==> flow/design.v <==
module cmd_controller (
    input           i_clk,
    input           i_rst,
    input           i_resp_ready,
    input  [63:0]   i_resp_data,
    output [7:0]    o_cmd,
    output [63:0]   o_cmd_data,
    output          o_cmd_new,
    input  [7:0]    i_rx_data,
    input           i_rx_new,
    input           i_rx_err,
    input           i_tx_done,
    output          o_tx_start,
    output [7:0]    o_tx_data,
    output          o_loopback
);
localparam p_num_commands = 1;
localparam p_max_cmd_data_bytes = 64;
localparam p_max_resp_data_bytes = 64;
localparam p_size_cmd_data_bytes = $clog2(p_max_cmd_data_bytes);
localparam p_size_resp_data_bytes = $clog2(p_max_resp_data_bytes);
localparam p_cmd_settings_size = p_size_cmd_data_bytes + p_size_resp_data_bytes + 1;
localparam [p_cmd_settings_size-1:0] 
    p_cmd_ping  = {1'b1, 5'd1, 5'd1},
    p_cmd_read  = {1'b1, 5'd0, 5'd1},
    p_cmd_write = {1'b1, 5'd1, 5'd0},
    p_cmd_none  = {1'b0, 5'd0, 5'd0};
assign {w_cmd_cli, w_cmd_data_bytes, w_resp_data_bytes} = 
    r_cmd == 8'h70 ? p_cmd_ping  :
    r_cmd == 8'h72 ? p_cmd_read  :
    r_cmd == 8'h77 ? p_cmd_write :
                     p_cmd_none  ;
wire [4:0] w_cmd_data_bytes;
wire [4:0] w_resp_data_bytes;
wire       w_cmd_cli;
wire [3:0] w_rx_data_hex = 
    (i_rx_data == 8'h30) ? 4'h0 :
    (i_rx_data == 8'h31) ? 4'h1 :
    (i_rx_data == 8'h32) ? 4'h2 :
    (i_rx_data == 8'h33) ? 4'h3 :
    (i_rx_data == 8'h34) ? 4'h4 :
    (i_rx_data == 8'h35) ? 4'h5 :
    (i_rx_data == 8'h36) ? 4'h6 :
    (i_rx_data == 8'h37) ? 4'h7 :
    (i_rx_data == 8'h38) ? 4'h8 :
    (i_rx_data == 8'h39) ? 4'h9 :
    (i_rx_data == 8'h41) ? 4'hA :
    (i_rx_data == 8'h42) ? 4'hB :
    (i_rx_data == 8'h43) ? 4'hC :
    (i_rx_data == 8'h44) ? 4'hD :
    (i_rx_data == 8'h45) ? 4'hE :
                           4'hF ;
wire [7:0] w_tx_data_hex = 
    (r_resp_data[3:0] == 4'h0) ? 8'h30 :
    (r_resp_data[3:0] == 4'h1) ? 8'h31 :
    (r_resp_data[3:0] == 4'h2) ? 8'h32 :
    (r_resp_data[3:0] == 4'h3) ? 8'h33 :
    (r_resp_data[3:0] == 4'h4) ? 8'h34 :
    (r_resp_data[3:0] == 4'h5) ? 8'h35 :
    (r_resp_data[3:0] == 4'h6) ? 8'h36 :
    (r_resp_data[3:0] == 4'h7) ? 8'h37 :
    (r_resp_data[3:0] == 4'h8) ? 8'h38 :
    (r_resp_data[3:0] == 4'h9) ? 8'h39 :
    (r_resp_data[3:0] == 4'hA) ? 8'h41 :
    (r_resp_data[3:0] == 4'hB) ? 8'h42 :
    (r_resp_data[3:0] == 4'hC) ? 8'h43 :
    (r_resp_data[3:0] == 4'hD) ? 8'h44 :
    (r_resp_data[3:0] == 4'hE) ? 8'h45 :
                                 8'h46 ;
reg r_rx_new_prev = 1'b0;
wire w_rx_new_rising = ~r_rx_new_prev & i_rx_new;
always @(posedge i_clk or negedge i_rst) begin
    if (~i_rst) begin
        r_rx_new_prev = 1'b0;
    end
    else begin
        r_rx_new_prev <= i_rx_new;
    end
end
reg r_tx_done_prev = 1'b0;
wire w_tx_done_rising = ~r_tx_done_prev & i_tx_done;
always @(posedge i_clk or negedge i_rst) begin
    if (~i_rst) begin
        r_tx_done_prev = 1'b0;
    end
    else begin
        r_tx_done_prev <= i_tx_done;
    end
end
reg [7:0]  r_cmd      = 8'd0;
reg [63:0] r_cmd_data = 64'd0;
reg        r_cmd_new  = 1'b0;
reg [7:0]  r_tx_data  = 8'd0;
reg        r_tx_start = 1'b0;
reg        r_loopback = 1'b1;
parameter [3:0]
    s_idle         = 4'd0,
    s_cmd          = 4'd1,
    s_data         = 4'd2,
    s_cmd_process  = 4'd3,
    s_resp         = 4'd4,
    s_tx_wait      = 4'd5,
    s_pre_data_cli = 4'd6,
    s_pre_resp_cli = 4'd7,
    s_post_cli_cr  = 4'd8,
    s_post_cli_nl  = 4'd9;
reg [3:0]  r_state           = s_idle;
reg [3:0]  r_next_state      = s_idle;
reg [63:0] r_resp_data       = 64'd0;
reg [3:0]  r_cmd_data_count  = 3'd0;
reg [3:0]  r_resp_data_count = 3'd0;
always @(posedge i_clk or negedge i_rst) begin
    if (~i_rst) begin
        r_cmd      = 8'd0;
        r_cmd_data = 64'd0;
        r_cmd_new  = 1'b0;
        r_tx_data  = 8'd0;
        r_tx_start = 1'b0;
        r_loopback = 1'b1;
        r_state           = s_idle;
        r_resp_data       = 64'd0; 
        r_cmd_data_count  = 3'd0;
        r_resp_data_count = 3'd0;
    end
    else begin
        case (r_state)
            s_idle: begin
                if (w_rx_new_rising) begin
                    r_state <= s_cmd;
                    r_cmd <= i_rx_data;
                end
            end 
            s_cmd: begin
                r_state <= (w_cmd_cli) ? s_pre_data_cli : s_data;
                r_cmd_data_count <= (w_cmd_cli) ? w_cmd_data_bytes << 1 : w_cmd_data_bytes;
                r_resp_data_count <= (w_cmd_cli) ? w_resp_data_bytes << 1 : w_resp_data_bytes;
            end 
            s_pre_data_cli: begin
                r_tx_start   <= 1'b1;
                r_tx_data    <= 8'h3A;
                r_state      <= s_tx_wait;
                r_next_state <= s_data;
            end
            s_data: begin
                if (r_cmd_data_count == 0) begin
                    r_state <= (w_cmd_cli && r_resp_data_count) ? s_pre_resp_cli : s_cmd_process;
                    r_cmd_new <= 1'b1;
                end 
                else if (w_rx_new_rising) begin
                    r_cmd_data <= (w_cmd_cli) ? ((r_cmd_data << 4) | w_rx_data_hex) : ((r_cmd_data << 8) | i_rx_data);
                    r_cmd_data_count = r_cmd_data_count - 1;
                end
            end 
            s_pre_resp_cli: begin
                r_tx_start   <= 1'b1;
                r_tx_data    <= 8'h3E;
                r_state      <= s_tx_wait;
                r_next_state <= s_cmd_process;
            end
            s_cmd_process: begin
                if (i_resp_ready) begin
                    r_state      <= s_resp;
                    r_resp_data  <= i_resp_data;
                    r_loopback   <= 1'b0;
                end
            end
            s_resp: begin
                if (r_resp_data_count == 0) begin
                    r_state    <= (w_cmd_cli) ? s_post_cli_cr : s_idle;
                    r_tx_start <= 1'b0;
                    r_loopback <= 1'b1;
                end 
                else begin
                    r_resp_data      <= (w_cmd_cli) ? (r_resp_data >> 4) : (r_resp_data >> 8);
                    r_tx_data        <= (w_cmd_cli) ? w_tx_data_hex : r_resp_data[7:0];
                    r_state          <= s_tx_wait;
                    r_next_state     <= s_resp;
                    r_tx_start       <= 1'b1;
                    r_resp_data_count <= r_resp_data_count - 1;
                end
            end
            s_post_cli_cr: begin
                r_tx_start   <= 1'b1;
                r_tx_data    <= 8'h0D;
                r_state      <= s_tx_wait;
                r_next_state <= s_post_cli_nl;
            end
            s_post_cli_nl: begin
                r_tx_start   <= 1'b1;
                r_tx_data    <= 8'h0A;
                r_state      <= s_tx_wait;
                r_next_state <= s_idle;
            end
            s_tx_wait: begin
                r_loopback <= 1'b0;
                r_tx_start <= 1'b0;
                if (w_tx_done_rising) begin
                    r_loopback <= 1'b1;
                    r_state    <= r_next_state;
                end
            end
        endcase
    end
end
assign o_tx_data  = r_tx_data;
assign o_tx_start = r_tx_start;
assign o_cmd      = r_cmd;
assign o_cmd_data = r_cmd_data;
assign o_cmd_new  = r_cmd_new;
assign o_loopback = r_loopback;
endmodule
* From RTL to reports: cmd_controller
What the tools print for cmd_controller, step after step.
Lines are those of the file above, counted from 1.
Operators carry their Yosys type and port widths (W data, S select, Z words).
Cell names lack the library's common part.
A cell with - has no value.
- Top module :: cmd_controller
- Clock input :: i_clk
- Standard-cell library :: sky130hd
- Timing corner :: tt_025C_1v80

* After elaboration
Source: Yosys, flattened and elaborated, memories not mapped. Widths are those after wreduce. Registers that Yosys merges into a memory's read port (data or address) are not register bits. Print and check cells do not count. Equal cells are merged and count once.
- Reduce/logical cells :: 23
- $add $sub $neg :: 2
- Bitwise gates (word level) :: 7
- Muxes and demuxes :: 65
- Equality and inequality tests :: 49
** Operators by type and width (count)
- $mux W64 :: 3
- $pmux W64 S2 :: 1
- $eq A8 B6 Y1 const B :: 10
- $mux W4 :: 20
- $mux W7 :: 10
- $or A64 B4 Y64 :: 1
- $or A64 B8 Y64 :: 1
- $eq A8 B7 Y1 const B :: 8
- $mux W60 :: 1
- $pmux W8 S5 :: 1
- $eq A4 B4 Y1 const B :: 9
- $mux W11 :: 3
- $eq A4 B3 Y1 const B :: 8
- $pmux W4 S7 :: 1
- $mux W3 :: 9
- $pmux W4 S5 :: 1
- $ne A2 B2 Y1 const B :: 8
- $eq A4 B2 Y1 const B :: 4
- $logic_not A4 Y1 :: 4
- $pmux W4 S2 :: 2
- $mux W8 :: 2
- $reduce_and A3 Y1 :: 5
- $reduce_and A2 Y1 :: 4
- $sub A4 B1 Y4 const B :: 2
- $eq A4 B1 Y1 const B :: 2
- $mux W2 :: 4
- $reduce_bool A7 Y1 :: 1
- $reduce_bool A2 Y1 :: 3
Not listed: further kinds 9, cells in them 18.
- Flip-flop bits (word level) :: 165
- Bits of input ports :: 78
- Output and inout bits :: 83

* Longest topological paths
Longest topological path by Yosys (ltp), each cell counted once; first at word level (registers and memories cut), then after technology mapping (sequential cells cut; the memories' decode and read muxes count).
- Word-level depth :: 19
- ABC_AREA :: 0
- Mapped depth :: 9
- Mapped depth without buffers :: 6

* After synthesis
Yosys stat after the flow's synthesis: flattened, memories mapped to cells. It holds for the ABC_AREA given above (unset counts as 0); a run with the other value may have another netlist.
- Sequential area :: 4150.2 um^2
- Cell area after synthesis :: 8852.2 um^2
- Flip-flops :: 165
- Buffer cells :: 85
- Cell count :: 937
** Cells by type
- dfrtp_1 :: count 160, area in all 4003.84 um^2
- nand2_1 :: count 197, area in all 739.459 um^2
- mux2i_1 :: count 59, area in all 590.566 um^2
- o221ai_1 :: count 56, area in all 490.47 um^2
- a22oi_1 :: count 57, area in all 427.91 um^2
- a31oi_1 :: count 64, area in all 400.384 um^2
- nor2_1 :: count 79, area in all 296.534 um^2
- buf_2 :: count 31, area in all 155.149 um^2
- clkbuf_1 :: count 34, area in all 127.622 um^2
- edfxtp_1 :: count 4, area in all 120.115 um^2
- o21ai_0 :: count 20, area in all 100.096 um^2
- buf_4 :: count 12, area in all 90.086 um^2
- mux2_2 :: count 8, area in all 90.086 um^2
- buf_6 :: count 6, area in all 67.565 um^2
- mux2_1 :: count 5, area in all 56.304 um^2
- nand2b_1 :: count 9, area in all 56.304 um^2
- nand4_1 :: count 9, area in all 56.304 um^2
- nand3_1 :: count 11, area in all 55.053 um^2
Other cell types: 51; their cells: 116.

* Path before layout
Path of least setup slack by OpenSTA after synthesis, without wires, with an ideal clock, recovery checks aside; 20% of the period is set as input and as output delay. Where synthesis merged equal registers, the netlist keeps one of their names.
- Kind :: register to register
- Start point :: register r_resp_data_count[0]
- End point :: register r_next_state[0]
- Required time :: 1721 ps
- Data arrival time :: 1775 ps
- Time at the first pin :: 0 ps
- Setup time :: 279 ps
- Clock period :: 2000 ps
- Stages on the path :: 7
- Slack :: -54 ps
- Delay of the path :: 2054 ps
- Synthesis period reached :: 2054 ps
"delay of the path" is the arrival time less input delay plus setup time.
"stages on the path" counts driving pins, that of a launching flip-flop among them; a cell with two outputs on the path counts twice.
"synthesis period reached" is the clock period less the worst setup slack; recovery checks do not enter. This is arithmetic on one report: input and output delays are still those of the set period (20% each).
The rows between start and end are the longest chain of elaborated cells between them; the timing report does not say that the signal goes this way. Where chains are equally long, one stands for them.
Each line given opens the expression or statement behind the cell; cells for indexed reads and writes are added by Yosys, which also makes memories of some case tables.
A register here has more assigning lines than the two given.
The path ends at the enable pin of a flip-flop; only ways to that pin are counted.
- Cell sequence :: dfrtp_1 inv_1 ha_1 or3b_2 buf_2 a221oi_1 nor2b_1
- Cells in the longest elaborated chain :: 3
** Ends and longest elaborated chain, post-synthesis
- start, declared :: RTL line 111 : reg [3:0]  r_resp_data_count = 3'd0;
- start, assigned :: RTL line 136 : r_resp_data_count <= (w_cmd_cli) ? w_resp_data_bytes << 1 : w_resp_data_bytes;
- start, assigned :: RTL line 179 : r_resp_data_count <= r_resp_data_count - 1;
- $logic_not A4 Y1 :: RTL line 168 : if (r_resp_data_count == 0) begin
- $ne A2 B2 Y1
- $reduce_and A3 Y1
- end, assigned :: RTL line 158 : r_next_state <= s_cmd_process;
- end, assigned :: RTL line 177 : r_next_state     <= s_resp;
- end, declared :: RTL line 108 : reg [3:0]  r_next_state      = s_idle;

* Path in the finished layout
From the final timing report of run 1: the path of least setup slack in the routed layout; clock arrival at registers is part of the times.
The report prints the path's times to 10 ps; the period is as set.
- Kind :: register to register
- Start point :: register r_state[2]
- End point :: register r_resp_data_count[1]
- Data arrival time :: 2890 ps
- Setup time :: 80 ps
- Clock period :: 1950 ps
- Required time :: 2320 ps
- Slack :: -580 ps
- Stages on the path :: 8
- Time at the first pin :: 440 ps
The rows between start and end are the longest chain of elaborated cells between them; the timing report does not say that the signal goes this way. Where chains are equally long, one stands for them.
A register here has more assigning lines than the two given.
- Cell sequence :: dfrtp_1 or4b_4 buf_6 buf_4 inv_6 nor4_1 nor2_1 mux2i_1
- Cells in the longest elaborated chain :: 3
** Ends and longest elaborated chain, after layout
- start, declared :: RTL line 107 : reg [3:0]  r_state           = s_idle;
- start, assigned :: RTL line 120 : r_state           = s_idle;
- start, assigned :: RTL line 129 : r_state <= s_cmd;
- $eq A4 B1 Y1 :: RTL line 126 : case (r_state)
- $reduce_bool A2 Y1
- $reduce_and A2 Y1
- end, assigned :: RTL line 136 : r_resp_data_count <= (w_cmd_cli) ? w_resp_data_bytes << 1 : w_resp_data_bytes;
- end, assigned :: RTL line 179 : r_resp_data_count <= r_resp_data_count - 1;
- end, declared :: RTL line 111 : reg [3:0]  r_resp_data_count = 3'd0;

==> results <==
Module cmd_controller, platform sky130hd: 2 stored runs of the flow (Yosys, OpenROAD) with differing settings, in no particular order. Input and output delays are each 20% of the period that was set; the output load is 0.01 pF.
By "clock period reached" is meant the clock period of the run minus its worst setup slack. This is arithmetic on one report: input and output delays are still those of the set period (20% each).
"time used up by the worst setup path": the worst setup path's part of the clock period (all of it between registers, 20% less for each end at a port) less its slack. A launch clock that arrives late makes it longer, a capture clock that arrives late makes it shorter.
By "power" is meant OpenSTA's value without simulated activity: inputs other than the clock are taken to toggle once in ten clock periods, and the tool carries that through the logic.
"time used up by the worst setup path" is known to 10 ps.

* Run 1
** Files
==> flow/run.sh <==
#!/bin/bash
# the make line also repeats the synthesis and layout settings of config.mk as NAME=value (left out here)
make -C /OpenROAD-flow-scripts/flow DESIGN_CONFIG=/design/flow/config.mk WORK_HOME=/design/flow/orfs CLKGATE_MAP_FILE= finish
==> flow/config.mk <==
export PLATFORM = sky130hd
export DESIGN_NAME = cmd_controller
export DESIGN_NICKNAME = cmd_controller
export VERILOG_FILES = /design/flow/design.v
export SDC_FILE = /design/flow/constraint.sdc
export NUM_CORES = 4
export LEC_CHECK = 0
export CAP_MARGIN = 20
export CORE_ASPECT_RATIO = 1.54
export CORE_MARGIN = 2
export CORE_UTILIZATION = 65
export PLACE_DENSITY_LB_ADDON = 0.24
export SETUP_SLACK_MARGIN = 0.45
export SLEW_MARGIN = 5
export TNS_END_PERCENT = 10
==> flow/constraint.sdc <==
create_clock -name core_clock -period 1.95 [get_ports {i_clk}]
set_input_delay 0.3900 -clock core_clock [delete_from_list [all_inputs] [get_ports {i_clk}]]
set_output_delay 0.3900 -clock core_clock [all_outputs]
set_load 0.01 [all_outputs]
** Results
- Chip area after synthesis (Yosys) :: 8852.2 um^2
- Die outline area :: 14590.3 um^2
- Standard-cell area after routing :: 12739.7 um^2
- Final utilization :: 96.5%
- Worst setup slack after layout :: -575 ps
- Post-route setup TNS :: -19116 ps
- Power :: 7.500 mW
- Clock period reached :: 2525 ps
- Time used up by the worst setup path :: 2530 ps
- Worst path kind :: register to register

* Run 2
** Files
==> flow/run.sh <==
#!/bin/bash
# the make line also repeats the synthesis and layout settings of config.mk as NAME=value (left out here)
make -C /OpenROAD-flow-scripts/flow DESIGN_CONFIG=/design/flow/config.mk WORK_HOME=/design/flow/orfs CLKGATE_MAP_FILE= finish
==> flow/config.mk <==
export PLATFORM = sky130hd
export DESIGN_NAME = cmd_controller
export DESIGN_NICKNAME = cmd_controller
export VERILOG_FILES = /design/flow/design.v
export SDC_FILE = /design/flow/constraint.sdc
export NUM_CORES = 4
export LEC_CHECK = 0
export ABC_AREA = 0
export CAP_MARGIN = 10
export CORE_ASPECT_RATIO = 1.4
export CORE_MARGIN = 2
export CORE_UTILIZATION = 38
export CTS_CLUSTER_DIAMETER = 357
export GPL_ROUTABILITY_DRIVEN = 0
export PLACE_DENSITY = 0.8
export SLEW_MARGIN = 20
==> flow/constraint.sdc <==
create_clock -name core_clock -period 1.51 [get_ports {i_clk}]
set_input_delay 0.3020 -clock core_clock [delete_from_list [all_inputs] [get_ports {i_clk}]]
set_output_delay 0.3020 -clock core_clock [all_outputs]
set_load 0.01 [all_outputs]
** Results
- Chip area after synthesis (Yosys) :: 8852.2 um^2
- Die outline area :: 24549.5 um^2
- Standard-cell area after routing :: 14177.3 um^2
- Final utilization :: 61.5%
- Worst setup slack after layout :: -568 ps
- Post-route setup TNS :: -63882 ps
- Power :: 9.415 mW
- Clock period reached :: 2078 ps
- Time used up by the worst setup path :: 2080 ps
- Worst path kind :: register to register
